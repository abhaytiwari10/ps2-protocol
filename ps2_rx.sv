==> flow/design.v <==
`timescale 1ns / 1ps
module down_counter(
input ps2c,
input ce,
output [3:0] count
    );
    reg [3:0] count_out = 4'b1011;
    assign count = count_out;
    always @ (negedge ps2c)
    begin
    if(!ce)
    count_out <= 4'b1011;
    else
    count_out <= count_out - 1'b1;
    end
endmodule
`timescale 1ns / 1ps
module parity_check(
input parity,
input [7:0] data,
output valid
    );
    logic [6:0] check_p;
   always_comb begin
   check_p[0] = data[0] ^ data[1];
   check_p[1] = check_p[0] ^ data[2]; 
   check_p[2] = check_p[1] ^ data[3]; 
   check_p[3] = check_p[2] ^ data[4];
   check_p[4] = check_p[3] ^ data[5];
   check_p[5] = check_p[4] ^ data[6];
   check_p[6] = check_p[5] ^ data[7];
   end 
   assign valid = (parity == check_p[6]);
endmodule
`timescale 1ns / 1ps
module ps2_rx(
input reset,
input ps2d,
input ps2c,
output valid,
output  logic [7:0] d_out
    );
 logic ce;
 logic [3:0] count;
 logic [10:0] dp_reg;
 logic parity;
 always_ff @ (negedge ps2c, posedge reset)
 begin
 if(reset)
 ce <= 1'b0;
 else
 if(count != 'b0) 
 ce <= 1'b1;
 end
 always_comb
 begin
 if(valid)
 d_out = dp_reg[8:1];
 else
 d_out = 8'b0;
 end
 down_counter DC (.ps2c(ps2c),.ce(ce),.count(count));
 sipo_11bit   DT (.ps2c(ps2c),.ps2d(ps2d),.ce(ce),.dp_reg(dp_reg));
 parity_check PC (.parity(parity),.data(dp_reg[8:1]),.valid(valid));
 assign parity = dp_reg[9];
endmodule
`timescale 1ns / 1ps
module sipo_11bit(
input ps2c,
input ps2d,
input ce,
output [10:0] dp_reg
    );
    logic [10:0] dp = 'b0;
 always_ff @ (negedge ps2c)
 begin 
 if(!ce)
  dp <= dp;
 else
  dp <= {ps2d,dp[8:1]};
 end
 assign dp_reg = dp;
endmodule
* Tool chain data of ps2_rx
What the tools print for ps2_rx, step after step.
Lines are those of the file above, counted from 1.
Operators: Yosys type, input widths -> output width; for muxes data width and select width s.
Cell names lack the library's common part.
Not given: --
- Top module :: ps2_rx
- Clock input :: ps2c
- Library :: sky130hd
- Corner :: tt_025C_1v80

* After elaboration
Yosys after proc, flatten, opt, wreduce and memory -nomap, before mapping. Enables and synchronous resets that opt folds into registers are not counted as muxes. Memory bits, and registers merged into a memory's read port (data or address), are not among the register bits. Print and check cells are not counted. Equal cells are merged and count once.
- Bits in registers :: 14
- Input bits :: 3
- Output and inout port bits :: 9
- Word-level cells :: 14
- Add/subtract/negate cells :: 1
- Mux-type cells :: 1
- Bitwise gates (word level) :: 8
- Reduce/logical cells :: 1
** Operators with widths (count)
- $mux 8 :: 1
- $xor 1x1->1 :: 7
- $sub 4x1->4 const B :: 1
- $reduce_bool 4->1 :: 1
- $not 1->1 :: 1

* Logic depth
Depth = most cells in a row (Yosys ltp): at word level without a register or memory, in the mapped netlist without a sequential cell, where the memories' decode and read muxes count.
- Word-level depth :: 8
- ABC_AREA :: 0
- Mapped depth :: 4
- Mapped depth without buffers :: 4

* Synthesis result
The flow's flattened synthesis, as Yosys stat reports it; memories are mapped. The netlist is that of the ABC_AREA named above (0 if unset); the other value can give another one.
** Cell types
- edfxtp_1 :: count 8, area in all 240.23 um^2
- dfxtp_1 :: count 4, area in all 80.077 um^2
- xnor3_1 :: count 2, area in all 45.043 um^2
- nor2b_1 :: count 7, area in all 43.792 um^2
- ha_1 :: count 3, area in all 37.536 um^2
- dfrtn_1 :: count 1, area in all 25.024 um^2
- inv_1 :: count 5, area in all 18.768 um^2
- xnor2_1 :: count 2, area in all 17.517 um^2
- or4b_1 :: count 1, area in all 10.01 um^2
- xor2_1 :: count 1, area in all 8.758 um^2
- nand2_1 :: count 2, area in all 7.507 um^2
- o31ai_1 :: count 1, area in all 7.507 um^2
- or4_1 :: count 1, area in all 7.507 um^2
- and2_1 :: count 1, area in all 6.256 um^2
- nand3_1 :: count 1, area in all 5.005 um^2
- Mapped cells :: 40
- Mapped area :: 560.5 um^2
- Sequential area :: 345.3 um^2
- Flip-flops :: 13
- Buffers :: 0
By module: a second synthesis without flattening, with its own total; a netlist apart from the flattened one above.
- Cell total of the unflattened synthesis :: 48
- Area (unflattened synthesis) :: 605.6 um^2
Rows give one instance, submodules left out.
** Modules
- sipo_11bit :: instances 1, cells 13, area 292.8 um^2, sequential area 270.3 um^2
- down_counter :: instances 1, cells 15, area 146.4 um^2, sequential area 80.1 um^2
- ps2_rx :: instances 1, cells 13, area 91.3 um^2, sequential area 25.0 um^2
- parity_check :: instances 1, cells 7, area 75.1 um^2, sequential area 0.0 um^2

## Implementation results

Design ps2_rx on sky130hd. What follows are 2 stored runs of the flow, each under its own settings; their order means nothing. The constraints put input and output delay at 20% of the set period each and load the outputs with 0.01 pF.
"overall power" rests on the timing tool's default activity at the inputs, not on a simulated workload.

* Stored run 1
** Files
==> flow/run.sh <==
#!/bin/bash
# the make line also repeats the synthesis and layout settings of config.mk as NAME=value (left out here)
make -C /OpenROAD-flow-scripts/flow DESIGN_CONFIG=/design/flow/config.mk WORK_HOME=/design/flow/orfs CLKGATE_MAP_FILE= finish
==> flow/config.mk <==
export PLATFORM = sky130hd
export DESIGN_NAME = ps2_rx
export DESIGN_NICKNAME = ps2_rx
export VERILOG_FILES = /design/flow/design.v
export SDC_FILE = /design/flow/constraint.sdc
export NUM_CORES = 4
export LEC_CHECK = 0
export CAP_MARGIN = 15
export CELL_PAD_IN_SITES_DETAIL_PLACEMENT = 1
export CORE_ASPECT_RATIO = 1.33
export CORE_MARGIN = 2
export CORE_UTILIZATION = 25
export CTS_CLUSTER_DIAMETER = 128
export GPL_ROUTABILITY_DRIVEN = 0
export GPL_TIMING_DRIVEN = 1
export HOLD_SLACK_MARGIN = 0.2
export MIN_ROUTING_LAYER = met1
export PLACE_DENSITY_LB_ADDON = 0.04
export SETUP_SLACK_MARGIN = 0.42
export SLEW_MARGIN = 20
==> flow/constraint.sdc <==
create_clock -name core_clock -period 5.46 [get_ports {ps2c}]
set_input_delay 1.0920 -clock core_clock [delete_from_list [all_inputs] [get_ports {ps2c}]]
set_output_delay 1.0920 -clock core_clock [all_outputs]
set_load 0.01 [all_outputs]
** Results
- Area of the synthesized netlist :: 560.5 um^2
- Overall die area :: 2640.7 um^2
- Standard-cell area after layout :: 917.1 um^2
- Setup slack of the worst path :: -373 ps
- Overall power :: 317.1 µW

* Stored run 2
** Files
==> flow/run.sh <==
#!/bin/bash
# the make line also repeats the synthesis and layout settings of config.mk as NAME=value (left out here)
make -C /OpenROAD-flow-scripts/flow DESIGN_CONFIG=/design/flow/config.mk WORK_HOME=/design/flow/orfs CLKGATE_MAP_FILE= finish
==> flow/config.mk <==
export PLATFORM = sky130hd
export DESIGN_NAME = ps2_rx
export DESIGN_NICKNAME = ps2_rx
export VERILOG_FILES = /design/flow/design.v
export SDC_FILE = /design/flow/constraint.sdc
export NUM_CORES = 4
export LEC_CHECK = 0
export ABC_AREA = 0
export CAP_MARGIN = 10
export CELL_PAD_IN_SITES_GLOBAL_PLACEMENT = 2
export CORE_MARGIN = 2
export CORE_UTILIZATION = 61
export CTS_CLUSTER_DIAMETER = 153
export GPL_ROUTABILITY_DRIVEN = 0
export GPL_TIMING_DRIVEN = 1
export MIN_ROUTING_LAYER = met2
export PLACE_DENSITY = 0.65
export SETUP_SLACK_MARGIN = 0.24
export SLEW_MARGIN = 20
==> flow/constraint.sdc <==
create_clock -name core_clock -period 6.96 [get_ports {ps2c}]
set_input_delay 1.3920 -clock core_clock [delete_from_list [all_inputs] [get_ports {ps2c}]]
set_output_delay 1.3920 -clock core_clock [all_outputs]
set_load 0.01 [all_outputs]
** Results
Stopped before the end: floorplanning reported PDN-0185.
